==> flow/design.v <==
`timescale 1ns / 1ps
module EX_stage(
    input clk,
    input [1:0] ctlwb_in, ctlm_in,
    input [31:0] npc, rdata1, rdata2, s_extend,
    input [4:0] instr_2016, instr_1511,
    input [1:0] alu_op,
    input [5:0] funct,
    input alusrc, regdst,
    output [1:0] ctlwb_out, ctlm_out,
    output [31:0] adder_out, alu_result_out, rdata2_out,
    output [4:0] muxout_out
);
    wire [31:0] alu_in2;
    wire [2:0] alu_control;
    wire alu_zero;
    wire [4:0] regdst_muxout;
    wire [31:0] adder_wire, alu_result;
    add adder_inst(
        .a(npc),
        .b(s_extend),
        .result(adder_wire)
    );
    mux mux32_inst(
        .a(rdata2),
        .b(s_extend),
        .sel(alusrc),
        .y(alu_in2)
    );
    alu_control alu_ctrl_inst(
        .alu_op(alu_op),
        .funct(funct),
        .select(alu_control)
    );
    alu alu(
        .a(rdata1),
        .b(alu_in2),
        .control(alu_control),
        .result(alu_result),
        .zero(alu_zero)
    );
    mux5 regdst_mux(
        .a(instr_2016),
        .b(instr_1511),
        .sel(regdst),
        .y(regdst_muxout)
    );
    ex_latch ex_mem_reg_ctlwb(
        .clk(clk),
        .reset(1'b0),
        .in(ctlwb_in),
        .out(ctlwb_out)
    );
    ex_latch ex_mem_reg_ctlm(
        .clk(clk),
        .reset(1'b0),
        .in(ctlm_in),
        .out(ctlm_out)
    );
    ex_latch #(32) ex_mem_reg_adder(
        .clk(clk),
        .reset(1'b0),
        .in(adder_wire),
        .out(adder_out)
    );
    ex_latch #(32) ex_mem_reg_alu_result(
        .clk(clk),
        .reset(1'b0),
        .in(alu_result),
        .out(alu_result_out)
    );
    ex_latch #(32) ex_mem_reg_rdata2(
        .clk(clk),
        .reset(1'b0),
        .in(rdata2),
        .out(rdata2_out)
    );
    ex_latch #(5) ex_mem_reg_muxout(
        .clk(clk),
        .reset(1'b0),
        .in(regdst_muxout),
        .out(muxout_out)
    );
endmodule
`timescale 1ns / 1ps
module add(
    output [31:0] result,
    input [31:0] a, b
    );
    assign result = a + b;
endmodule
`timescale 1ns / 1ps
module alu(
    input  [31:0] a, b,
    input  [2:0] control,
    output reg [31:0] result,
    output zero
    );
    always @(*) begin
        case (control)
            3'b000: result = a & b;        
            3'b001: result = a | b;        
            3'b010: result = a + b;        
            3'b110: result = a - b;        
            3'b111: result = (a < b) ? 1 : 0;  
            default: result = 32'bx;
        endcase
    end
    assign zero = (result == 0);
endmodule
`timescale 1ns / 1ps
module alu_control (
    output reg [2:0] select,
    input [5:0] funct,
    input [1:0] alu_op
    );
    always @(*) begin
        case (alu_op)
            2'b00: select = 3'b010;  
            2'b01: select = 3'b110;  
            2'b10: begin
                case (funct)
                    6'b100000: select = 3'b010;  
                    6'b100010: select = 3'b110;  
                    6'b100100: select = 3'b000;  
                    6'b100101: select = 3'b001;  
                    6'b101010: select = 3'b111;  
                    default:   select = 3'bxxx;  
                endcase
            end
            default: select = 3'bxxx;
        endcase
    end
endmodule
`timescale 1ns / 1ps
module ex_latch #(parameter WIDTH = 32) (
    input wire clk,
    input wire reset,
    input wire [WIDTH-1:0] in,
    output reg [WIDTH-1:0] out
    );
    always @(posedge clk or posedge reset) begin
        if (reset)
            out <= 0;
        else
            out <= in;
    end
endmodule
`timescale 1ns / 1ps
module mux(
    output wire [31:0] y,
    input wire [31:0] a, b, 
    input wire sel
    );
    assign y = sel ? a: b;
endmodule
`timescale 1ns / 1ps
module mux5(
    output wire [4:0] y,
    input wire [4:0] a, b, 
    input wire sel
    );
    assign y = sel ? a: b;
endmodule
## Reports on EX_stage

Tool output for the design above, in the order of the flow.
Line numbers count from 1 in the design file above.
A cell with -- has no value.

- Design top: EX_stage
- Clock input: clk
- Cell library: sky130hd
- Corner: tt_025C_1v80

## Elaborated design

Yosys after proc, flatten, opt, wreduce and memory -nomap, before mapping. Enables and synchronous resets that opt folds into registers are not counted as muxes. Memory bits, and registers merged into a memory's read port (data or address), are not among the register bits. Print and check cells are not counted. Equal cells are merged and count once.

- Bits in registers: 105
- Input bits: 153
- Output and inout port bits: 105
- Cells after elaboration: 31

- Reductions and logical operators: 2
- $lt $le $gt $ge: 1
- Multiplexer cells: 6
- Equal/unequal tests: 11
- Bitwise gates (word level): 2
- $add $sub $neg: 3

Operators by type and width:

| operator | number |
|---|---|
| 32-bit parallel mux with 5-bit select | 1 |
| 32-bit adder | 2 |
| 32-bit subtractor | 1 |
| 32-bit less-than comparator | 1 |
| 32-bit bitwise AND | 1 |
| 32-bit OR | 1 |
| 32-bit 2-to-1 mux | 1 |
| 6-bit equality test with constant B | 5 |
| 3-bit parallel mux with 5-bit select | 1 |
| 3-bit parallel mux with 3-bit select | 1 |
| 3-bit equality test with constant B | 2 |
| 5-bit 2-to-1 mux | 1 |
| 3-bit by 1-bit equality test with 1-bit output with constant B | 1 |
| 3-bit by 2-bit equality test with 1-bit output with constant B | 1 |
| 3-bit zero test | 1 |
| 2-bit by 1-bit equality test with 1-bit output with constant B | 1 |
| 2-bit equality test with constant B | 1 |
| 2-bit zero test | 1 |
| 1-bit 2-to-1 mux | 1 |

## Depth

Yosys ltp: most cells in a row. Word level: on the elaborated netlist, between registers, memories and ports. Mapped: between sequential cells and ports; inverters and the memories' decode and read muxes count.

- Depth in word-level cells: 5
- ABC_AREA: 0
- Depth in mapped cells: 16
- Gate-level depth less buffers: 14

## After synthesis

Yosys stat after the flow's synthesis: flattened, memories mapped to cells. It holds for the ABC_AREA given above (unset counts as 0); a run with the other value may have another netlist.
Totals and module areas in this step are rounded.

Cell types:

| type | number | area in all (um^2) |
|---|---|---|
| sky130_fd_sc_hd__dfxtp_1 | 105 | 2.1E+03 |
| sky130_fd_sc_hd__ha_1 | 151 | 1.89E+03 |
| sky130_fd_sc_hd__a21oi_1 | 97 | 485.466 |
| sky130_fd_sc_hd__inv_1 | 107 | 401.635 |
| sky130_fd_sc_hd__nor2_1 | 104 | 390.374 |
| sky130_fd_sc_hd__xnor2_1 | 44 | 385.37 |
| sky130_fd_sc_hd__mux2i_1 | 34 | 340.326 |
| sky130_fd_sc_hd__nand2_1 | 69 | 258.998 |
| sky130_fd_sc_hd__o21ai_0 | 51 | 255.245 |
| sky130_fd_sc_hd__a21o_1 | 23 | 172.666 |
| sky130_fd_sc_hd__nor3_1 | 26 | 130.125 |
| sky130_fd_sc_hd__clkbuf_1 | 33 | 123.869 |
| sky130_fd_sc_hd__a221oi_1 | 14 | 122.618 |
| sky130_fd_sc_hd__o21bai_1 | 16 | 120.115 |
| sky130_fd_sc_hd__o22ai_1 | 18 | 112.608 |
| sky130_fd_sc_hd__o211ai_1 | 13 | 97.594 |
| sky130_fd_sc_hd__xor2_1 | 11 | 96.342 |
| sky130_fd_sc_hd__o31ai_1 | 11 | 82.579 |

Not listed: further types 57, cells in them 209.

- Cell count: 1136
- Mapped area: 9200 um^2
- Mapped flip-flops: 105
- Sequential area: 2100 um^2
- Buffer cells: 37

By module: a second synthesis without flattening, with its own total; a netlist apart from the flattened one above.

- Cells (unflattened synthesis): 1326
- Area total of the unflattened synthesis: 12000 um^2

Each row is one instance without its submodules.

Modules:

| module | seq. area (um^2) | cells | area (um^2) | times used |
|---|---|---|---|---|
| alu | 0.0 | 857 | 5700 | 1 |
| ex_latch (WIDTH=32) | 800 | 33 | 800 | 3 |
| add | 0.0 | 241 | 1700 | 1 |
| ex_latch | 800 | 33 | 800 | 2 |
| mux | 0.0 | 36 | 540 | 1 |
| ex_latch (WIDTH=5) | 130 | 6 | 130 | 1 |
| alu_control | 0.0 | 15 | 120 | 1 |
| mux5 | 0.0 | 5 | 56 | 1 |
| EX_stage | 0.0 | 1 | 3.8 | 1 |

## Timing after synthesis

Path of least setup slack by OpenSTA after synthesis, without wires, with an ideal clock, recovery checks aside; 20% of the period is set as input and as output delay. Where synthesis merged equal registers, the netlist keeps one of their names.

- Path type: in2reg
- From: input port alusrc
- To: register ex_mem_reg_alu_result.out[30]
- Clock period: 10.5 ns
- Time at the first pin: 2.100 ns
- Path delay: 3.617 ns
- Library setup time: 0.115 ns
- Input delay: 2.100 ns
- Arrival: 5.602 ns
- Stages on the path: 15
- Data required time: 10.385 ns
- Path buffers: 2
- Path slack: 4.783 ns
- Period reached after synthesis: 5.717 ns

"path delay" is the arrival time less input delay plus setup time.
"stages on the path": output pins that drive a net of the path, with the launching flip-flop's if there is one; two outputs of one cell count as two.
"period reached after synthesis" is the clock period less the worst setup slack; recovery checks do not enter. This is arithmetic on one report: input and output delays are still those of the set period (20% each).
The rows between start and end are the longest chain of elaborated cells between them; the timing report does not say that the signal goes this way. Where chains are equally long, one stands for them.
A line is the first line of the expression or statement that the cell stems from. Yosys adds cells for indexed reads and writes and turns some case tables into memories.

- Cell sequence: sky130_fd_sc_hd__clkbuf_1 sky130_fd_sc_hd__clkbuf_1 sky130_fd_sc_hd__mux2i_1 sky130_fd_sc_hd__inv_1 sky130_fd_sc_hd__ha_1 sky130_fd_sc_hd__fa_1 sky130_fd_sc_hd__nor3_1 sky130_fd_sc_hd__o311ai_0 sky130_fd_sc_hd__a311oi_1 sky130_fd_sc_hd__o21ai_1 sky130_fd_sc_hd__a2111oi_0 sky130_fd_sc_hd__nor3_1 sky130_fd_sc_hd__a221oi_1 sky130_fd_sc_hd__o211ai_1 sky130_fd_sc_hd__and2_1
- Cells in the longest elaborated chain: 3
- Elaborated cells on any way between the ends: 6
- RTL lines with such cells: 6
- Those cells by class: 2 x add/sub; 2 x mux; 2 x logic

RTL lines, path after synthesis:

| element | RTL line | text |
|---|---|---|
| from (decl) | 9 | `input alusrc, regdst,` |
| 32-bit 2-to-1 mux | 155 | `assign y = sel ? a: b;` |
| 32-bit subtractor | 104 | `3'b110: result = a - b;` |
| 32-bit parallel mux with 5-bit select | 100 | `case (control)` |
| to (assign) | 144 | `out <= 0;` |
| to (assign) | 146 | `out <= in;` |
| to (decl) | 140 | `output reg [WIDTH-1:0] out` |

## Timing after layout

Path of least setup slack in the final report of run 1 (OpenROAD, finished layout, wires in). Where an end is a register, its clock arrival counts in the times.

- Path type: in2reg
- From: input port alusrc
- To: register ex_mem_reg_alu_result.out[22]
- Path buffers: 3
- Path slack: 0.73 ns
- Input delay: 0.96 ns
- Data required time: 5.00 ns
- Time at the first pin: 0.96 ns
- Arrival: 4.27 ns
- Library setup time: 0.14 ns
- Stages on the path: 12
- Clock period: 4.79 ns

The rows between start and end are the longest chain of elaborated cells between them; the timing report does not say that the signal goes this way. Where chains are equally long, one stands for them.

- Cell sequence: sky130_fd_sc_hd__buf_2 sky130_fd_sc_hd__buf_12 sky130_fd_sc_hd__mux2i_4 sky130_fd_sc_hd__ha_2 sky130_fd_sc_hd__a21o_1 sky130_fd_sc_hd__a311o_1 sky130_fd_sc_hd__o2111ai_2 sky130_fd_sc_hd__a31oi_2 sky130_fd_sc_hd__a311o_1 sky130_fd_sc_hd__buf_4 sky130_fd_sc_hd__a221oi_1 sky130_fd_sc_hd__o221ai_1
- Cells in the longest elaborated chain: 3
- Elaborated cells on any way between the ends: 6
- RTL lines with such cells: 6
- Those cells by class: 2 x add/sub; 2 x mux; 2 x logic

RTL lines, path post-layout:

| element | RTL line | text |
|---|---|---|
| from (decl) | 9 | `input alusrc, regdst,` |
| 32-bit 2-to-1 mux | 155 | `assign y = sel ? a: b;` |
| 32-bit subtractor | 104 | `3'b110: result = a - b;` |
| 32-bit parallel mux with 5-bit select | 100 | `case (control)` |
| to (assign) | 144 | `out <= 0;` |
| to (assign) | 146 | `out <= in;` |
| to (decl) | 140 | `output reg [WIDTH-1:0] out` |

Subject: EX_stage on sky130hd, stored results

Hello all,

Measured data: module EX_stage, platform sky130hd, 2 stored runs of the flow under differing settings, order arbitrary. Input and output delays are each 20% of the period that was set; the output load is 0.01 pF.
Results are given in rounded form.
Settings: -- = not set for that run.

| item | run 1 | run 2 |
|---|---|---|
| period_ns | 4.79 | 3.41 |
| SETUP_SLACK_MARGIN | 0.71 | 0.53 |
| CAP_MARGIN | 20 | 15 |
| CORE_MARGIN | 2 | 3 |
| CORE_UTILIZATION | 40 | 42 |
| SLEW_MARGIN | 20 | 20 |
| CORE_ASPECT_RATIO | -- | 1.82 |
| CELL_PAD_IN_SITES_GLOBAL_PLACEMENT | -- | 2 |
| ABC_AREA | -- | 0 |
| CTS_CLUSTER_SIZE | -- | 12 |
| CTS_CLUSTER_DIAMETER | -- | 246 |
| MIN_ROUTING_LAYER | -- | met1 |
| die size (um^2) | 24000 | 24000 |
| standard-cell area after routing (um^2) | 13000 | 17000 |
| total negative slack (ns) | 0.000 | -0.022 |
| worst hold slack after layout (ns) | 1.0 | 0.42 |
| worst setup slack after layout (ns) | 0.73 | -0.022 |
| area of the synthesized netlist (um^2) | 9200 | 9200 |

Thanks
