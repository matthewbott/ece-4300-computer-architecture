==> flow/design.v <==
`timescale 1ns / 1ps
module IF_stage (
    input  wire        clk,
    input  wire        reset,
    input  wire        ex_mem_pcrsrc,   
    input  wire [31:0] ex_mem_npc,      
    output wire [31:0] IF_ID_npc,       
    output wire [31:0] IF_ID_instr      
);
    wire [31:0] pc;          
    wire [31:0] pc_plus_1;   
    wire [31:0] npc;         
    wire [31:0] instr;       
    program_counter PC (
        .clk   (clk),
        .reset (reset),
        .npc   (npc),
        .pc    (pc)
    );
    adder ADD_PC (
        .pcin  (pc),
        .pcout (pc_plus_1)
    );
    assign npc = ex_mem_pcrsrc ? ex_mem_npc : pc_plus_1;
    instruction_memory IM (
        .addr (pc),
        .data (instr)
    );
    if_id_latch IF_ID (
        .clk      (clk),
        .reset    (reset),
        .npc      (npc),
        .instr    (instr),
        .npcout   (IF_ID_npc),
        .instrout (IF_ID_instr)
    );
endmodule
`timescale 1ns / 1ps
module adder(output [31:0] pcout, input [31:0] pcin);
  assign pcout = pcin + 1;
endmodule
`timescale 1ns / 1ps
module if_id_latch(
  input clk, reset,
  input [31:0] npc, instr,
  output reg [31:0] npcout, instrout
);
  always @(posedge clk or posedge reset) begin
    if (reset) begin
      npcout <= 0;
      instrout <= 0;
    end else begin
      npcout <= npc;
      instrout <= instr;
    end
  end
endmodule
`timescale 1ns / 1ps
module instruction_memory(output [31:0] data, input [31:0] addr);
  reg [31:0] memory [0:127];
  wire [6:0] index = addr[8:2];  
  initial begin
    memory[0] = 32'hA00000AA;
    memory[1] = 32'h10000011;
    memory[2] = 32'h20000022;
    memory[3] = 32'h30000033;
    memory[4] = 32'h40000044;
    memory[5] = 32'h50000055;
    memory[6] = 32'h60000066;
    memory[7] = 32'h70000077;
    memory[8] = 32'h80000088;
    memory[9] = 32'h90000099;
  end
  assign data = memory[index];
endmodule
`timescale 1ns / 1ps
module program_counter(output reg [31:0] pc, input [31:0] npc, input clk, reset);
  always @(posedge clk or posedge reset) begin
    if (reset) pc <= 0;
    else       pc <= npc;
  end
endmodule
# == From RTL to reports: IF_stage ==
# What the tools print for IF_stage, step after step.
# Lines are those of the file above, counted from 1.
# Operators: Yosys type, input widths -> output width; for muxes data width and select width s.
# Cell names lack the library's common part.
# A cell with -- has no value.
# setup
design,IF_stage
clock_port,clk
lib,sky130hd
corner,tt_025C_1v80

# == After elaboration ==
# Source: Yosys, flattened and elaborated, memories not mapped. Widths are those after wreduce; folded enables and synchronous resets count as part of the registers. Registers that Yosys merges into a memory's read port (data or address) are not register bits. Print and check cells do not count. Equal cells are merged and count once.
# Yosys's memory passes give these memory sizes; they may raise the number of words (mostly to a power of two), join words into wider ones and drop unused or constant bits.
# op_classes
n_addsub,1
muxes,1
# ops
operator,n
$add 32x1->32 const B,1
$mux 32,1
# bits
reg_bits,64
mem_bits_ro,1536
clocked_rd_ports_x_width,12
mem_count,1
inputBits,35
out_inout_bits,64
elab_cells,5
# mem_list
memory,words,width,read_ports,write_ports,line,rtl
IM.memory,128,12,1,0,60,reg [31:0] memory [0:127];

# == Logic depth ==
# Yosys ltp: most cells in a row. Word level: on the elaborated netlist, between registers, memories and ports. Mapped: between sequential cells and ports; inverters and the memories' decode and read muxes count.
# logic_depth
depth_word,2
ABC_AREA,0
depth_mapped,7
mapped_depth_nobuf,5

# == Mapped cells and area ==
# Source: synth_stat.txt of the flow (Yosys; design flattened, memories mapped). It holds for the ABC_AREA given above (unset counts as 0); a run with the other value may have another netlist.
# Totals and module areas in this step are rounded.
# mapped
mapped_cells,248
area_um2,2180
sequential_area_um2,900.9
ffs,36
buffers,41
# by_type
cell,n,type_area_um2
dfrtp_1,36,900.864
buf_4,28,210.202
nand2_1,30,112.608
or4_1,13,97.594
o21ai_0,17,85.082
xnor2_1,9,78.826
a31oi_1,12,75.072
o31ai_1,9,67.565
nor2_1,17,63.811
nand3_1,12,60.058
and4_1,5,43.792
nand4_1,7,43.792
or3_1,7,43.792
clkbuf_1,11,41.29
o211ai_1,4,30.029
xor2_1,3,26.275
nor4_1,4,25.024
or4_4,2,22.522
# Not listed: further types 16, cells in them 22.
# By module: a second synthesis without flattening, with its own total; a netlist apart from the flattened one above.
# unflattened
hier_cells,256
hier_area_um2,3860
# Each row is one instance without its submodules.
# modules
module,instances,n_cells,area_um2,mod_seq_area_um2
if_id_latch,1,65,1605,1602
program_counter,1,33,804.5,800.8
adder,1,87,651.9,0.0
IF_stage,1,36,544.3,0.0
instruction_memory,1,35,254.0,0.0

# == Timing after synthesis ==
# Source: OpenSTA report_checks on the synthesized netlist (no wires, ideal clock, input and output delay 20% of the period each), path of least setup slack; recovery checks are left aside. Register names are those of the netlist, which keeps one name where synthesis merged equal registers.
# synth_timing
path_kind,reg-to-reg
from,register (name not given)
to,register IF_ID.npcout[27]
period_ns,2.91
setup_ns,0.082
t_first_pin_ns,0.000
arrival_ns,1.995
t_required_ns,2.828
setup_slack_ns,0.833
path_delay_ns,2.077
path_stages,7
path_buffers,2
synth_period_reached_ns,2.077
# "path_delay_ns" = arrival - input delay + setup time.
# "path_stages" counts driving pins, that of a launching flip-flop among them; a cell with two outputs on the path counts twice.
# "synth_period_reached_ns" = period - worst setup slack (recovery checks aside). The figure is calculated, with input and output delays left at 20% of the set period.
# Between the ends stands the longest chain of elaborated cells between them, by number of cells; it is not shown to be the way that was timed. Of several equally long chains one is given.
# Each line given opens the expression or statement behind the cell; cells for indexed reads and writes are added by Yosys, which also makes memories of some case tables.
# synth_via
cell_sequence,dfrtp_1 -> clkbuf_1 -> nand3_1 -> or4_4 -> buf_6 -> or4_1 -> a31oi_1
elab_chain_cells,2
cone_cells,2
cone_lines,2
cone_classes,1 x add/sub; 1 x mux
# synth_lines
item,line,rtl
$add 32x1->32,40,assign pcout = pcin + 1;
$mux 32,24,assign npc = ex_mem_pcrsrc ? ex_mem_npc : pc_plus_1;
"end, assigned",50,npcout <= 0;
"end, assigned",53,npcout <= npc;
"end, declared",46,"output reg [31:0] npcout, instrout"

# == Path in the finished layout ==
# From the final timing report of flow run 2: the path of least setup slack in the routed layout; clock arrival at registers is part of the times.
# layout_timing
path_kind,reg-to-reg
from,register (name not given)
to,register IF_ID.npcout[29]
period_ns,1.68
setup_ns,0.11
t_first_pin_ns,0.29
arrival_ns,2.05
t_required_ns,1.86
setup_slack_ns,-0.19
path_stages,7
path_buffers,2
# Between the ends stands the longest chain of elaborated cells between them, by number of cells; it is not shown to be the way that was timed. Of several equally long chains one is given.
# layout_via
cell_sequence,dfrtp_1 -> buf_6 -> nand2_4 -> or4_4 -> buf_6 -> o31a_1 -> o31a_1
elab_chain_cells,2
cone_cells,2
cone_lines,2
cone_classes,1 x add/sub; 1 x mux
# layout_lines
item,line,rtl
$add 32x1->32,40,assign pcout = pcin + 1;
$mux 32,24,assign npc = ex_mem_pcrsrc ? ex_mem_npc : pc_plus_1;
"end, assigned",50,npcout <= 0;
"end, assigned",53,npcout <= npc;
"end, declared",46,"output reg [31:0] npcout, instrout"

--- measured runs ---
Stored flow runs of IF_stage (2 of them; Yosys, OpenROAD, sky130hd). They differ in their settings and are not a sequence. Constraints: input delay and output delay 20% of the set period each, output load 0.01 pF.
"design_power_w" is the tool's figure for a default switching activity; nothing was simulated.
Values from the reports are rounded here.

Flow run 1, flow files:
==> flow/run.sh <==
#!/bin/bash
# the make line also repeats the synthesis and layout settings of config.mk as NAME=value (left out here)
make -C /OpenROAD-flow-scripts/flow DESIGN_CONFIG=/design/flow/config.mk WORK_HOME=/design/flow/orfs CLKGATE_MAP_FILE= finish
==> flow/config.mk <==
export PLATFORM = sky130hd
export DESIGN_NAME = IF_stage
export DESIGN_NICKNAME = IF_stage
export VERILOG_FILES = /design/flow/design.v
export SDC_FILE = /design/flow/constraint.sdc
export NUM_CORES = 4
export LEC_CHECK = 0
export CAP_MARGIN = 20
export CELL_PAD_IN_SITES_DETAIL_PLACEMENT = 2
export CORE_MARGIN = 4
export CORE_UTILIZATION = 67
export CTS_CLUSTER_SIZE = 87
export GPL_TIMING_DRIVEN = 0
export MIN_ROUTING_LAYER = met1
export SETUP_SLACK_MARGIN = 0.33
export SLEW_MARGIN = 30
export TNS_END_PERCENT = 15
==> flow/constraint.sdc <==
create_clock -name core_clock -period 1.93 [get_ports {clk}]
set_input_delay 0.3860 -clock core_clock [delete_from_list [all_inputs] [get_ports {clk}]]
set_output_delay 0.3860 -clock core_clock [all_outputs]
set_load 0.01 [all_outputs]

Flow run 1: no results, placement failed with GPL-0301

Flow run 2, flow files:
==> flow/run.sh <==
#!/bin/bash
# the make line also repeats the synthesis and layout settings of config.mk as NAME=value (left out here)
make -C /OpenROAD-flow-scripts/flow DESIGN_CONFIG=/design/flow/config.mk WORK_HOME=/design/flow/orfs CLKGATE_MAP_FILE= finish
==> flow/config.mk <==
export PLATFORM = sky130hd
export DESIGN_NAME = IF_stage
export DESIGN_NICKNAME = IF_stage
export VERILOG_FILES = /design/flow/design.v
export SDC_FILE = /design/flow/constraint.sdc
export NUM_CORES = 4
export LEC_CHECK = 0
export CAP_MARGIN = 20
export CORE_MARGIN = 2
export CORE_UTILIZATION = 40
export SLEW_MARGIN = 20
==> flow/constraint.sdc <==
create_clock -name core_clock -period 1.68 [get_ports {clk}]
set_input_delay 0.3360 -clock core_clock [delete_from_list [all_inputs] [get_ports {clk}]]
set_output_delay 0.3360 -clock core_clock [all_outputs]
set_load 0.01 [all_outputs]

==> results of flow run 2, as CSV <==
result,value
synthArea_um2,2180
cell_area_final_um2,3674
setup_worst_slack_ns,-0.190
dieArea_um2,6055
tns_setup_ns,-1.814
design_power_w,0.002796
--- end ---
